==> flow/design.v <==
module intr_ctrl(
pclk_i, prst_i, paddr_i, pwdata_i, prdata_o, pwrite_i, psel_i, penable_i, pready_o, intr_to_service_o, intr_valid_o, intr_serviced_i,intr_active_i );
 parameter NUM_INTR=16;
 parameter WIDTH=$clog2(NUM_INTR);
 parameter S_NOINTR=3'b001;
parameter S_INTR_ACT=3'b010;
parameter S_WAITING=3'b100;
input pclk_i, prst_i, pwrite_i, psel_i, penable_i;
input [WIDTH-1:0] paddr_i, pwdata_i;
output reg [WIDTH-1:0] prdata_o;
output reg pready_o;
output reg [WIDTH-1:0] intr_to_service_o;
output reg intr_valid_o;
input intr_serviced_i;
input [NUM_INTR-1:0] intr_active_i;
integer i;
reg [2:0] ns,state;
integer highest_prio;
reg [3:0] intr_with_highest_prio;
reg [WIDTH-1:0] priority_regA [NUM_INTR-1:0];
always @(posedge pclk_i)begin
if(prst_i==1)begin
	prdata_o=0;
	pready_o=0;
	intr_to_service_o=0;
	intr_valid_o=0;
	state=S_NOINTR;
	ns=S_NOINTR;
	intr_with_highest_prio=0;
	highest_prio=0;
	for(i=0;i<NUM_INTR;i=i+1) priority_regA[i]=0;
end
else begin
	if(psel_i==1 && penable_i==1)begin
	pready_o=1;
	if(pwrite_i==1)begin
		priority_regA[paddr_i]=pwdata_i;
	end
	else begin
		prdata_o=priority_regA[paddr_i];
	end
	end
	else begin
		pready_o=0;
	end
end
end
always @(posedge pclk_i)begin
	if(prst_i!=1)begin
		case(state)
		S_NOINTR: begin
			if(intr_active_i!=0)begin
				ns=S_INTR_ACT;
			end
		end
		S_INTR_ACT:  begin
			highest_prio=0;
			for(i=0;i<NUM_INTR;i=i+1)begin
				if(intr_active_i[i]==1)begin
					if(priority_regA[i]>=highest_prio)begin
					highest_prio=priority_regA[i];
					intr_with_highest_prio=i;			
					end
				end
			end
			intr_to_service_o=intr_with_highest_prio;
			intr_valid_o=1;
			ns=S_WAITING;
		end
		S_WAITING:begin
			if(intr_serviced_i==1)begin
				intr_to_service_o=0;
				intr_valid_o=0;
				intr_with_highest_prio=0;
				highest_prio=0;
				if(intr_active_i==0)begin
					ns=S_NOINTR;
				end
				else begin
					ns=S_INTR_ACT;
				end
			end
		end
	endcase	
	end
end
always @(ns) state=ns;
endmodule
======== Reports on intr_ctrl ========
The steps from the RTL of intr_ctrl to its reports follow in flow order.
Lines are those of the file above, counted from 1.
Operators: Yosys type, input widths -> output width; for muxes data width and select width s.
Library cell names are shortened.
Not given: --
inputs
  design top .............................. intr_ctrl
  clock ................................... pclk_i
  standard-cell library ................... sky130hd
  library corner .......................... tt_025C_1v80

======== Word level ========
Source: Yosys, flattened and elaborated. Widths are those after wreduce. Registers that Yosys merges into a memory's read port (data or address) are not register bits. Print and check cells do not count. Equal cells are merged and count once.
word-level totals
  register bits ........................... 69
  output and inout port bits .............. 10
  memory bits (read-only) ................. 0
  word width x clocked read ports ......... 0
  memory cells ............................ 0
  bits in latches ......................... 0
  memory bits (writable) .................. 0
cells by class
  multiply operators ...................... 0
  reductions and logical operators ........ 35
  $lt $le $gt $ge ......................... 0
  shifts and indexed selects .............. 0
  equality and inequality tests ........... 15
  multiplexer cells ....................... 18
  add/subtract/negate cells ............... 0
  bitwise logic cells ..................... 17
  divide/modulo/power cells ............... 0
operators by type and width
  operator            count
  $reduce_or 15->1    16
  $pmux 4 s16         1
  $mux 4              16
  $reduce_and 3->1    16
  $eq 4x4->1 const B  8
  $not 1->1           17
  $eq 4x3->1 const B  4
  $eq 4x2->1 const B  2
  $eq 4x1->1 const B  1
  $logic_not 4->1     1
  $reduce_and 2->1    1
  $logic_and 1x1->1   1
  $mux 1              1

======== Longest topological paths ========
Depth = most cells in a row (Yosys ltp): at word level without a register or memory, in the mapped netlist without a sequential cell, where the memories' decode and read muxes count.
logic depth
  word-level depth ........................ 4
  ABC_AREA ................................ 0
  gate-level depth with buffers ........... 8
  gate-level depth less buffers ........... 6

======== Synthesis result ========
The flow's flattened synthesis, as Yosys stat reports it; memories are mapped. The netlist is that of the ABC_AREA named above (0 if unset); the other value can give another one.
Totals and module areas in this step are rounded.
mapped netlist
  buffer cells ............................ 27
  sequential area ......................... 1,380 µm²
  flip-flop cells ......................... 69
  mapped area ............................. 3,370 µm²
  mapped cells ............................ 365
cell types
  type      count  area in all (µm²)
  dfxtp_1   69     1.38E+03
  mux2i_1   62     620.595
  nor2_1    69     258.998
  a22oi_1   13     97.594
  nand2_1   24     90.086
  nor2_4    8      90.086
  buf_4     9      67.565
  buf_6     5      56.304
  o21ai_0   10     50.048
  nand3_1   9      45.043
  nor2b_1   7      43.792
  o21ai_1   8      40.038
  a221oi_1  4      35.034
  nor3_1    7      35.034
  a21oi_1   6      30.029
  clkbuf_1  8      30.029
  nand2b_1  4      25.024
  mux4_2    1      22.522
Not listed: further types 32, cells in them 42.

======== Timing after synthesis ========
Source: OpenSTA report_checks on the synthesized netlist (no wires, ideal clock, input and output delay 20% of the period each), path of least setup slack; recovery checks are left aside. Register names are those of the netlist, which keeps one name where synthesis merged equal registers.
path post-synthesis
  kind .................................... input port to flip-flop
  start point ............................. input port paddr_i[2]
  end point ............................... register prdata_o[0]
  path delay .............................. 1.067 ns
  data arrival time ....................... 1.339 ns
  input delay ............................. 0.392 ns
  required time ........................... 1.840 ns
  slack ................................... 0.501 ns
  library setup time ...................... 0.120 ns
  stages .................................. 6
  clock period ............................ 1.96 ns
  path buffers ............................ 0
  synthesis period reached ................ 1.459 ns
"path delay" is the arrival time less input delay plus setup time.
"stages": output pins that drive a net of the path, with the launching flip-flop's if there is one; two outputs of one cell count as two.
"synthesis period reached" is the clock period less the worst setup slack; recovery checks do not enter. This is arithmetic on one report: input and output delays are still those of the set period (20% each).
The rows between start and end are the longest chain of elaborated cells between them; the timing report does not say that the signal goes this way. Where chains are equally long, one stands for them.
A line is the first line of the expression or statement that the cell stems from. Yosys adds cells for indexed reads and writes and turns some case tables into memories.
between the ends, post-synthesis
  cells stage by stage .................... and2_0 mux4_2 nand3_1 o221ai_2 nor3_1 o21ai_1
  length of the longest elaborated chain .. 2
ends and longest elaborated chain, post-synthesis
  element      RTL line  RTL
  from (decl)  9         input [WIDTH-1:0] paddr_i, pwdata_i;
  $eq 4x4->1   40        prdata_o=priority_regA[paddr_i];
  $pmux 4 s16  40
  to (assign)  23        prdata_o=0;
  to (assign)  40
  to (decl)    10        output reg [WIDTH-1:0] prdata_o;

======== Worst path after layout ========
From the final timing report of record 1: the path of least setup slack in the routed layout; clock arrival at registers is part of the times.
path after layout
  kind .................................... input port to flip-flop
  start point ............................. input port paddr_i[0]
  end point ............................... register prdata_o[3]
  stages .................................. 7
  slack ................................... 0.14 ns
  library setup time ...................... 0.07 ns
  path buffers ............................ 3
  input delay ............................. 0.46 ns
  data arrival time ....................... 2.43 ns
  clock period ............................ 2.3 ns
  required time ........................... 2.57 ns
The rows between start and end are the longest chain of elaborated cells between them; the timing report does not say that the signal goes this way. Where chains are equally long, one stands for them.
between the ends, after layout
  cells stage by stage .................... clkdlybuf4s50_1 buf_6 buf_6 mux2i_1 o32ai_1 a211oi_1 o21ai_1
  length of the longest elaborated chain .. 2
ends and longest elaborated chain, after layout
  element      RTL line  RTL
  from (decl)  9         input [WIDTH-1:0] paddr_i, pwdata_i;
  $eq 4x4->1   40        prdata_o=priority_regA[paddr_i];
  $pmux 4 s16  40
  to (assign)  23        prdata_o=0;
  to (assign)  40
  to (decl)    10        output reg [WIDTH-1:0] prdata_o;

==> runs of intr_ctrl <==
Record of 2 stored runs of the RTL-to-layout flow on intr_ctrl, platform sky130hd. The runs are unordered. Constraints: input delay and output delay 20% of the set period each, output load 0.01 pF.
"period achieved": clock period set for the run, less the worst setup slack. It is reckoned from that one timing run; input and output delays stay at 20% of the period that was set.
"time of the worst setup path" = time allowed to the worst setup path (clock period - input delay - output delay, where it has them) - its slack; a late launch clock adds to it, a late capture clock takes from it.
Measured values are rounded.

---- record 1 ----
settings
  period_ns = 2.3
  CORE_UTILIZATION = 47
  SETUP_SLACK_MARGIN = -0.15
  PLACE_DENSITY_LB_ADDON = 0.03
  CORE_ASPECT_RATIO = 0.53
  CELL_PAD_IN_SITES_GLOBAL_PLACEMENT = 2
  ABC_AREA = 0
  GPL_TIMING_DRIVEN = 0
  CTS_CLUSTER_DIAMETER = 71
  SLEW_MARGIN = 40
  MIN_ROUTING_LAYER = met1
  CAP_MARGIN = 20
  CORE_MARGIN = 2
results
  worst hold slack ........................ 0.450 ns
  standard-cell area after routing ........ 3,970 µm²
  area of the die ......................... 7,890 µm²
  utilization of the finished layout ...... 57.2%
  chip area after synthesis (Yosys) ....... 3,370 µm²
  total negative slack on setup checks .... 0.000 ns
  time of the worst setup path ............ 1.70 ns
  worst setup path kind ................... input port to flip-flop
  period achieved ......................... 2.161 ns
  worst setup slack after layout .......... 0.139 ns

---- record 2 ----
settings
  period_ns = 0.902
  CAP_MARGIN = 20
  CORE_MARGIN = 2
  CORE_UTILIZATION = 40
  SLEW_MARGIN = 20
results
  worst hold slack ........................ 0.250 ns
  total negative slack on setup checks .... -8.73 ns
  time of the worst setup path ............ 1.47 ns
  worst setup path kind ................... flip-flop to flip-flop
  worst setup slack after layout .......... -0.572 ns
  period achieved ......................... 1.474 ns
  utilization of the finished layout ...... 59.6%
  chip area after synthesis (Yosys) ....... 3,370 µm²
  area of the die ......................... 9,170 µm²
  standard-cell area after routing ........ 4,870 µm²
